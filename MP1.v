==> flow/design.v <==
`timescale 1ns / 1ps
module MP1
#(
  parameter layer =      3'd2,
  parameter ifmap_h=    6'd48,
  parameter ifmap_w=     6'd48, 
  parameter ifmap_c=      6'd8,
parameter init       = 4'b0101,
parameter read_data1 = 4'b0000,
parameter read_data2 = 4'b0001,
parameter read_data3 = 4'b0111,
parameter read_data4 = 4'b1111,
parameter read_get   = 4'b0010,
parameter maxpooling = 4'b0011,
parameter finish     = 4'b0100,
parameter test       = 4'b0110
) 
(
  input clk,
 input start_MP1,
 output reg end_MP1,
 output reg [15:0]ram_addr_w, 
 output reg [7:0]ram_data_w, 
 output reg ram_en,     
 output reg ram_wea,    
 output reg [15:0]ram_addr_r,
 input  [7:0]ram_data_r,
 output reg ram_en_r
);
reg [7:0] FIFO [ifmap_w+1:0];
reg [5:0] push_times;
integer i;
reg [7:0] comp1;
reg [7:0] comp2;
reg [7:0] polling_result;
reg [7:0] t=1;
reg end_flag;
reg next_row;
reg [3:0]cur_state;
reg [3:0]next_state;
reg [15:0] get_count; 
reg [2:0]waitmp;
initial begin
next_state<= init;
end
always @(negedge clk)begin  
        cur_state=next_state;
        if(cur_state!=init)begin
            ram_addr_r=ram_addr_r+1;
            ram_en_r=1'b1;
        end
        case(cur_state)
            init:begin
                if(start_MP1)
                    next_state= read_data1;
                else
                    next_state= next_state;
                ram_addr_w=-1;
                ram_addr_r=-3;  
                get_count=0;
                polling_result=0;
                comp1=0;
                comp2=0;
                push_times<=0;
                end_flag<=0;
                ram_en=1'b0;
                ram_wea=1'b0;
                ram_en_r=1'b0;
                end_MP1<=0;
                waitmp<=0;
                for(i=ifmap_w+1;i>=0;i=i-1)
                        FIFO[i]<=1;
            end
            read_data1:begin  
                next_state<=read_data2;
            end
            read_data2:begin  
                next_state<=read_data3;
            end
            read_data3:begin  
                next_state<=read_data4;
            end
            read_data4:begin  
                next_state<=read_get;
            end
            read_get:begin
                ram_en<=1'b0;
                ram_wea<=1'b0;
                for( i=ifmap_w+1;i>=0;i=i-1)begin
                    if(i==0)
                        FIFO[i]=ram_data_r;
                    else
                        FIFO[i]= FIFO[i-1];
                end
                push_times=push_times+1;
                get_count=get_count+1;
                if(get_count==ifmap_h*ifmap_w*ifmap_c) 
                    end_flag<=1;
                else if(get_count%(2*ifmap_w)==0)  
                    next_row<=1;
                else begin
                    end_flag<=0;
                    next_row<=0;
                end
                if(push_times==(ifmap_w+2))
                    next_state<=maxpooling;
                else 
                    next_state<=read_get;
            end
            maxpooling:begin
                comp1=($signed(FIFO[0])>$signed(FIFO[1]))?FIFO[0]:FIFO[1];
                comp2=($signed(FIFO[ifmap_w])>$signed(FIFO[ifmap_w+1]))?FIFO[ifmap_w]:FIFO[ifmap_w+1];
                polling_result=($signed(comp1)>$signed(comp2))?comp1:comp2;
                ram_addr_w=ram_addr_w+1;
                ram_data_w=polling_result;
                ram_en=1'b1;
                ram_wea=1'b1;
                if(next_row==1) 
                    push_times<=1;
                 else   
                    push_times<=push_times-1;
                 get_count=get_count+1;
                 for( i=ifmap_w+1;i>=0;i=i-1)
                        if(i==0)
                            FIFO[i]<=ram_data_r;
                        else
                            FIFO[i]<= FIFO[i-1];
                if(end_flag==1)
                   next_state<=finish;
                else
                    next_state<=read_get;
            end
            finish:begin
                end_MP1<=1;
                if(waitmp==3'd4)
                    next_state<=init;   
                else
                    next_state<=finish;
                waitmp=waitmp+1;
            end
            default:
                cur_state=cur_state;
        endcase
end
endmodule
== Reports on MP1 ==
The steps from the RTL of MP1 to its reports follow in flow order.
Lines are those of the file above, counted from 1.
Library cell names are shortened.
Not given: --
Set-up
  top: MP1
  clock port: clk
  library: sky130hd
  timing corner: tt_025C_1v80

== Word level ==
Source: Yosys, flattened and elaborated. Widths are those after wreduce. Registers that Yosys merges into a memory's read port (data or address) are not register bits. Print and check cells do not count.
Bit counts
  cells after elaboration: 169
  register bits after elaboration: 474
  output and inout port bits: 44
  input port bits: 10
Operators by class
  muxes and demuxes: 69
  divide/modulo/power cells: 1
  add/sub/neg operators: 6
  eq/ne operators: 13
  reduce/logical cells: 14
  order comparisons: 3
  bitwise operators: 1
Operator list (number)
  case mux 8 bit (select 2 bit): 50
  modulo 16 x 7 -> 32 bit (second input constant): 1
  case mux 16 bit (select 2 bit): 2
  adder 16 x 1 -> 16 bit (second input constant): 3
  logical NOT 32 bit: 1
  case mux 4 bit (select 8 bit): 1
  > comparator 8 bit: 3
  two-way mux 8 bit: 3
  case mux 6 bit (select 3 bit): 1
  == test 16 x 15 -> 1 bit (second input constant): 1
  == test 4 x 3 -> 1 bit (second input constant): 3
  nonzero test 2 bit: 5
  == test 4 x 2 -> 1 bit (second input constant): 2
  nonzero test 8 bit: 1
  AND reduction 2 bit: 3
  adder 6 x 1 -> 6 bit (second input constant): 1
  subtractor 6 x 1 -> 6 bit (second input constant): 1
  == test 6 bit (second input constant): 1
  case mux 3 bit (select 2 bit): 1
  two-way mux 6 bit: 1
  case mux 1 bit (select 2 bit): 3
  two-way mux 1 bit: 5
  OR reduction 2 bit: 2
  == test 4 x 1 -> 1 bit (second input constant): 1
  != test 4 x 3 -> 1 bit (second input constant): 1
  == test 4 bit (second input constant): 1
  logical NOT 4 bit: 1
  two-way mux 4 bit: 1
Other operator kinds: 7; their cells: 7.

== Depth ==
Yosys ltp: most cells in a row. Word level: on the elaborated netlist, between registers, memories and ports. Mapped: between sequential cells and ports; inverters and the memories' decode and read muxes count.
Logic depth
  depth in word-level cells: 6
  ABC_AREA: 0
  gate-level depth with buffers: 27
  gate-level depth less buffers: 26

== After synthesis ==
Yosys stat after the flow's synthesis: flattened, memories mapped to cells. It holds for the ABC_AREA given above (unset counts as 0); a run with the other value may have another netlist.
Mapped netlist
  flip-flop cells: 474
  buffer cells: 65
  mapped area: 20034.2 µm²
  sequential area: 14063.5 µm²
  cell count: 1428
Cell types
  edfxtp_1: number 457, area in all 1.37E+04 µm²
  and2_1: number 350, area in all 2189.6 µm²
  ha_1: number 34, area in all 425.408 µm²
  or3_1: number 59, area in all 369.104 µm²
  dfxtp_1: number 17, area in all 340.326 µm²
  nor2_1: number 71, area in all 266.506 µm²
  clkbuf_1: number 60, area in all 225.216 µm²
  xnor2_1: number 24, area in all 210.202 µm²
  nand2_1: number 48, area in all 180.173 µm²
  a21oi_1: number 34, area in all 170.163 µm²
  nand3_1: number 34, area in all 170.163 µm²
  xor2_1: number 19, area in all 166.41 µm²
  o21ai_0: number 33, area in all 165.158 µm²
  inv_1: number 29, area in all 108.854 µm²
  nand4_1: number 15, area in all 93.84 µm²
  mux2_2: number 8, area in all 90.086 µm²
  mux2i_1: number 9, area in all 90.086 µm²
  and3_1: number 13, area in all 81.328 µm²
Other cell types: 58; their cells: 114.

# Flow runs of MP1

Stored flow runs of MP1 (2 of them; Yosys, OpenROAD, sky130hd). They differ in their settings and are not a sequence. Constraints: input delay and output delay 20% of the set period each, output load 0.01 pF.

Flow files of run 1
==> flow/run.sh <==
#!/bin/bash
# the make line also repeats the synthesis and layout settings of config.mk as NAME=value (left out here)
make -C /OpenROAD-flow-scripts/flow DESIGN_CONFIG=/design/flow/config.mk WORK_HOME=/design/flow/orfs CLKGATE_MAP_FILE= finish
==> flow/config.mk <==
export PLATFORM = sky130hd
export DESIGN_NAME = MP1
export DESIGN_NICKNAME = MP1
export VERILOG_FILES = /design/flow/design.v
export SDC_FILE = /design/flow/constraint.sdc
export NUM_CORES = 4
export LEC_CHECK = 0
export CAP_MARGIN = 20
export CORE_MARGIN = 2
export CORE_UTILIZATION = 40
export SLEW_MARGIN = 20
==> flow/constraint.sdc <==
create_clock -name core_clock -period 19.4 [get_ports {clk}]
set_input_delay 3.8800 -clock core_clock [delete_from_list [all_inputs] [get_ports {clk}]]
set_output_delay 3.8800 -clock core_clock [all_outputs]
set_load 0.01 [all_outputs]

report of run 1
yosys chip area after synthesis (um^2): 20034.2
finish__design__die__area: 51890.6
finish__design__instance__area__stdcell: 24793.8
finish__timing__setup__ws: 4.180
finish__timing__setup__tns: 0.000

Flow files of run 2
==> flow/run.sh <==
#!/bin/bash
# the make line also repeats the synthesis and layout settings of config.mk as NAME=value (left out here)
make -C /OpenROAD-flow-scripts/flow DESIGN_CONFIG=/design/flow/config.mk WORK_HOME=/design/flow/orfs CLKGATE_MAP_FILE= finish
==> flow/config.mk <==
export PLATFORM = sky130hd
export DESIGN_NAME = MP1
export DESIGN_NICKNAME = MP1
export VERILOG_FILES = /design/flow/design.v
export SDC_FILE = /design/flow/constraint.sdc
export NUM_CORES = 4
export LEC_CHECK = 0
export ABC_AREA = 0
export CAP_MARGIN = 10
export CORE_ASPECT_RATIO = 0.86
export CORE_MARGIN = 7
export CORE_UTILIZATION = 70
export HOLD_SLACK_MARGIN = 0.18
export MIN_ROUTING_LAYER = met1
export PLACE_DENSITY_LB_ADDON = 0.12
export SLEW_MARGIN = 20
==> flow/constraint.sdc <==
create_clock -name core_clock -period 13.5 [get_ports {clk}]
set_input_delay 2.7000 -clock core_clock [delete_from_list [all_inputs] [get_ports {clk}]]
set_output_delay 2.7000 -clock core_clock [all_outputs]
set_load 0.01 [all_outputs]

report of run 2
yosys chip area after synthesis (um^2): 20034.2
finish__design__die__area: 33566.1
finish__design__instance__area__stdcell: 24242.0
finish__timing__setup__ws: 2.385
finish__timing__setup__tns: 0.000
